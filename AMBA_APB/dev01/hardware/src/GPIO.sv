==> flow/design.v <==
`timescale 1ns / 1ps
module GPIO_Periph(
    input  logic        PCLK,
    input  logic        PRESET,
    input  logic [ 3:0] PADDR,
    input  logic        PWRITE,
    input  logic        PENABLE,
    input  logic [31:0] PWDATA,
    input  logic        PSEL,
    output logic [31:0] PRDATA,
    output logic        PREADY,
    inout  logic [ 7:0] gpio
    );
    logic [ 7:0] cr;
    logic [ 7:0] odr;
    logic [ 7:0] idr;
    APB_SlaveIntf_GPIO U_APB_SlaveIntf_GPIO (.*);
    GPIO U_GPIO(.*);
endmodule
module APB_SlaveIntf_GPIO (
    input  logic        PCLK,
    input  logic        PRESET,
    input  logic [ 3:0] PADDR,
    input  logic        PWRITE,
    input  logic        PENABLE,
    input  logic [31:0] PWDATA,
    input  logic        PSEL,
    output logic [31:0] PRDATA,
    output logic        PREADY,
    output logic [ 7:0] cr,
    output logic [ 7:0] odr,
    input  logic [ 7:0] idr
    );
    logic [31:0] slv_reg0, slv_reg1, slv_reg2;
    assign cr = slv_reg0;
    assign odr = slv_reg2;
    always_ff @(posedge PCLK or posedge PRESET) begin
        if(PRESET) begin
            slv_reg0 <= 32'd0;
            slv_reg1 <= 32'd0;
            slv_reg2 <= 32'd0;
        end
        else begin
            PREADY <= 1'b0;
            if(PSEL && PENABLE) begin
                PREADY <= 1'b1;
                if(PWRITE) begin
                    case (PADDR[3:2])
                        2'd0: slv_reg0 <= PWDATA;
                        2'd1: ; 
                        2'd2: slv_reg2 <= PWDATA;
                        2'd3: ; 
                    endcase
                end
                else begin
                    case (PADDR[3:2])
                        2'd0: PRDATA <= slv_reg0;
                        2'd1: PRDATA <= idr;
                        2'd2: PRDATA <= slv_reg2;
                        2'd3: ; 
                    endcase
                end
            end
        end
    end
endmodule
module GPIO (
    input  logic [7:0] cr,
    input  logic [7:0] odr,
    output logic [7:0] idr,
    inout  logic [7:0] gpio
);
    genvar i;
    generate
        for(i = 0; i < 8; i++) begin
            assign gpio[i] =  cr[i] ? odr[i] : 1'bz;
            assign idr[i]  = ~cr[i] ? gpio[i] : 1'bz;
        end    
    endgenerate
endmodule
### From RTL to reports: GPIO_Periph

Tool output for the design above, in the order of the flow.
Line numbers count from 1 in the design file above.
Cell names lack the library's common part.
The mark n/a stands for no value.

| set-up | value |
|---|---|
| design top | GPIO_Periph |
| clock | PCLK |
| cell library | sky130hd |
| library corner | tt_025C_1v80 |

### After elaboration

Source: Yosys, flattened and elaborated, memories not mapped. Widths are those after wreduce. Registers that Yosys merges into a memory's read port (data or address) are not register bits. Print and check cells do not count. Equal cells are merged and count once.

| word-level totals | value |
|---|---|
| register bits | 97 |
| output and inout port bits | 41 |
| word-level cells | 32 |
| input bits | 41 |

| operators by class | value |
|---|---|
| reductions and logical operators | 6 |
| eq/ne operators | 2 |
| multiplexer cells | 18 |
| bitwise logic cells | 2 |

Operator list:

| kind | count |
|---|---|
| 32-bit case mux with 3-bit select | 1 |
| 1-bit 2-to-1 mux | 17 |
| 3-bit AND reduction | 2 |
| 4-bit AND reduction | 1 |
| 3-bit nonzero test | 1 |
| 1-bit inverter | 2 |
| 2-bit by 1-bit equality test with 1-bit output with constant B | 1 |
| 2-bit equality test with constant B | 1 |
| 2-bit zero test | 1 |
| 1-bit logical AND | 1 |

### Longest topological paths

Longest topological path by Yosys (ltp), each cell counted once; first at word level (registers and memories cut), then after technology mapping (sequential cells cut; the memories' decode and read muxes count).

| depth | value |
|---|---|
| word-level depth | 3 |
| ABC_AREA | 0 |
| gate-level depth with buffers | 6 |
| mapped depth without buffers | 4 |

### Netlist

The flow's flattened synthesis, as Yosys stat reports it; memories are mapped. The netlist is that of the ABC_AREA named above (0 if unset); the other value can give another one.

| mapped netlist | value |
|---|---|
| buffer cells | 16 |
| chip area (Yosys) | 4209.0 um^2 |
| mapped cells | 285 |
| mapped flip-flops | 97 |

Cells by type:

| type | count |
|---|---|
| dfrtp_1 | 64 |
| edfxtp_1 | 33 |
| mux2_4 | 60 |
| inv_1 | 35 |
| nand3_1 | 24 |
| o21ai_0 | 24 |
| buf_6 | 6 |
| ha_1 | 4 |
| o22ai_1 | 8 |
| mux2_2 | 4 |
| nand4_4 | 2 |
| nand2_1 | 8 |
| clkbuf_1 | 5 |
| buf_1 | 3 |
| buf_2 | 2 |
| nor4b_1 | 1 |
| and2_1 | 1 |
| nor2_1 | 1 |

By module: a second synthesis without flattening, with its own total; a netlist apart from the flattened one above.

| second synthesis, totals | value |
|---|---|
| cell total of the unflattened synthesis | 297 |
| area (unflattened synthesis) | 4261.6 um^2 |

Rows give one instance, submodules left out.

Modules:

| module | area (um^2) | seq. area (um^2) | times used | cells |
|---|---|---|---|---|
| APB_SlaveIntf_GPIO | 4141.5 | 2592.5 | 1 | 281 |
| GPIO | 120.1 | 0.0 | 1 | 16 |
| GPIO_Periph | 0.0 | 0.0 | 1 | 0 |

### Path before layout

Source: OpenSTA report_checks on the synthesized netlist (no wires, ideal clock, input and output delay 20% of the period each), path of least setup slack; recovery checks are left aside. Register names are those of the netlist, which keeps one name where synthesis merged equal registers.

| timing post-synthesis | value |
|---|---|
| kind | input to register |
| from | input PADDR[2] |
| to | register U_APB_SlaveIntf_GPIO.PRDATA[0] |
| setup slack | 157 ps |
| clock period | 5330 ps |
| library setup time | 514 ps |
| input delay | 1066 ps |
| arrival | 4659 ps |
| required time | 4816 ps |
| path delay | 4107 ps |
| driving pins on the path | 2 |
| period reached after synthesis | 5173 ps |

"path delay" = arrival - input delay + setup time.
"driving pins on the path" counts driving pins, that of a launching flip-flop among them; a cell with two outputs on the path counts twice.
"period reached after synthesis" is the clock period less the worst setup slack; recovery checks do not enter. This is arithmetic on one report: input and output delays are still those of the set period (20% each).
The rows between start and end are the longest chain of elaborated cells between them; the timing report does not say that the signal goes this way. Where chains are equally long, one stands for them.
A line is the first line of the expression or statement that the cell stems from. Yosys adds cells for indexed reads and writes and turns some case tables into memories.
At most two assigning lines are given for a register; there are more.
Only ways into the end's enable, where the timed path ends, are counted here.

| between the ends, post-synthesis | value |
|---|---|
| path through | ha_1 -> nor4b_1 |
| cells in the longest elaborated chain | 3 |
| elaborated cells between the ends (all ways) | 5 |
| classes of those cells | eq/ne: 2; reduce/logical: 3 |

Ends and longest elaborated chain, post-synthesis:

| item | RTL line | source |
|---|---|---|
| start: declaration | 5 | `input  logic [ 3:0] PADDR,` |
| 2-bit by 1-bit equality test with 1-bit output | 56 | `case (PADDR[3:2])` |
| 3-bit nonzero test | n/a |  |
| 4-bit AND reduction | n/a |  |
| end: assignment | 57 | `2'd0: PRDATA <= slv_reg0;` |
| end: assignment | 58 | `2'd1: PRDATA <= idr;` |
| end: declaration | 28 | `output logic [31:0] PRDATA,` |

### Timing after layout

From the final timing report of job 1: the path of least setup slack in the routed layout; clock arrival at registers is part of the times.
The report prints the path's times to 10 ps; the period is as set.

| timing post-layout | value |
|---|---|
| kind | input to register |
| from | input PADDR[2] |
| to | register U_APB_SlaveIntf_GPIO.PRDATA[2] |
| required time | 4250 ps |
| input delay | 840 ps |
| clock period | 4200 ps |
| driving pins on the path | 6 |
| library setup time | 290 ps |
| arrival | 2640 ps |
| setup slack | 1610 ps |

The rows between start and end are the longest chain of elaborated cells between them; the timing report does not say that the signal goes this way. Where chains are equally long, one stands for them.
At most two assigning lines are given for a register; there are more.
The path ends at the data pin of a flip-flop with enable; ways to the enable are not counted.

| between the ends, post-layout | value |
|---|---|
| path through | clkdlybuf4s50_1 -> inv_1 -> ha_1 -> buf_2 -> clkbuf_1 -> o22ai_1 |
| cells in the longest elaborated chain | 2 |
| elaborated cells between the ends (all ways) | 4 |
| classes of those cells | eq/ne: 2; mux: 1; reduce/logical: 1 |

Ends and longest elaborated chain, post-layout:

| item | RTL line | source |
|---|---|---|
| start: declaration | 5 | `input  logic [ 3:0] PADDR,` |
| 2-bit equality test | 56 | `case (PADDR[3:2])` |
| 32-bit case mux with 3-bit select | 56 |  |
| end: assignment | 57 | `2'd0: PRDATA <= slv_reg0;` |
| end: assignment | 58 | `2'd1: PRDATA <= idr;` |
| end: declaration | 28 | `output logic [31:0] PRDATA,` |

Design GPIO_Periph on sky130hd. What follows are 2 stored runs of the flow, each under its own settings; their order means nothing. The constraints put input and output delay at 20% of the set period each and load the outputs with 0.01 pF.
"period reached" is the run's clock period less its worst setup slack. It is reckoned from that one timing run; input and output delays stay at 20% of the period that was set.
"allowed time less slack (worst setup path)": the worst setup path's part of the clock period (all of it between registers, 20% less for each end at a port) less its slack. A launch clock that arrives late makes it longer, a capture clock that arrives late makes it shorter.
By "overall power" is meant OpenSTA's value without simulated activity: inputs other than the clock are taken to toggle once in ten clock periods, and the tool carries that through the logic.
"allowed time less slack (worst setup path)" is known to 10 ps.
Settings: n/a = not set for that run.

| name | job 1 | job 2 |
|---|---|---|
| period_ns | 4.2 | 5.43 |
| CORE_UTILIZATION | 46 | 35 |
| SETUP_SLACK_MARGIN | 0.33 | n/a |
| PLACE_DENSITY_LB_ADDON | 0.23 | 0.21 |
| HOLD_SLACK_MARGIN | -0.05 | n/a |
| CORE_ASPECT_RATIO | 1.44 | n/a |
| CELL_PAD_IN_SITES_GLOBAL_PLACEMENT | 2 | n/a |
| GPL_TIMING_DRIVEN | 0 | 0 |
| CTS_CLUSTER_SIZE | 79 | n/a |
| CAP_MARGIN | 0 | 25 |
| MAX_ROUTING_LAYER | met4 | n/a |
| CORE_MARGIN | 2 | 5 |
| SLEW_MARGIN | 20 | 20 |
| CELL_PAD_IN_SITES_DETAIL_PLACEMENT | n/a | 2 |
| synthesis area (um^2) | 4209.0 | 4209.0 |
| area of the die (um^2) | 9944.1 | 14318.5 |
| standard-cell area of the final layout (um^2) | 5430.2 | 5457.7 |
| utilization (%) | 61.5 | 45.8 |
| setup slack of the worst path (ps) | 1612 | 2453 |
| final setup TNS (ps) | 0 | 0 |
| worst hold slack in the final report (ps) | 506 | 512 |
| overall power (µW) | 2435 | 1889 |
| period reached (ps) | 2588 | 2977 |
| allowed time less slack (worst setup path) (ps) | 1750 | 1890 |
| critical path type | input to register | input to register |
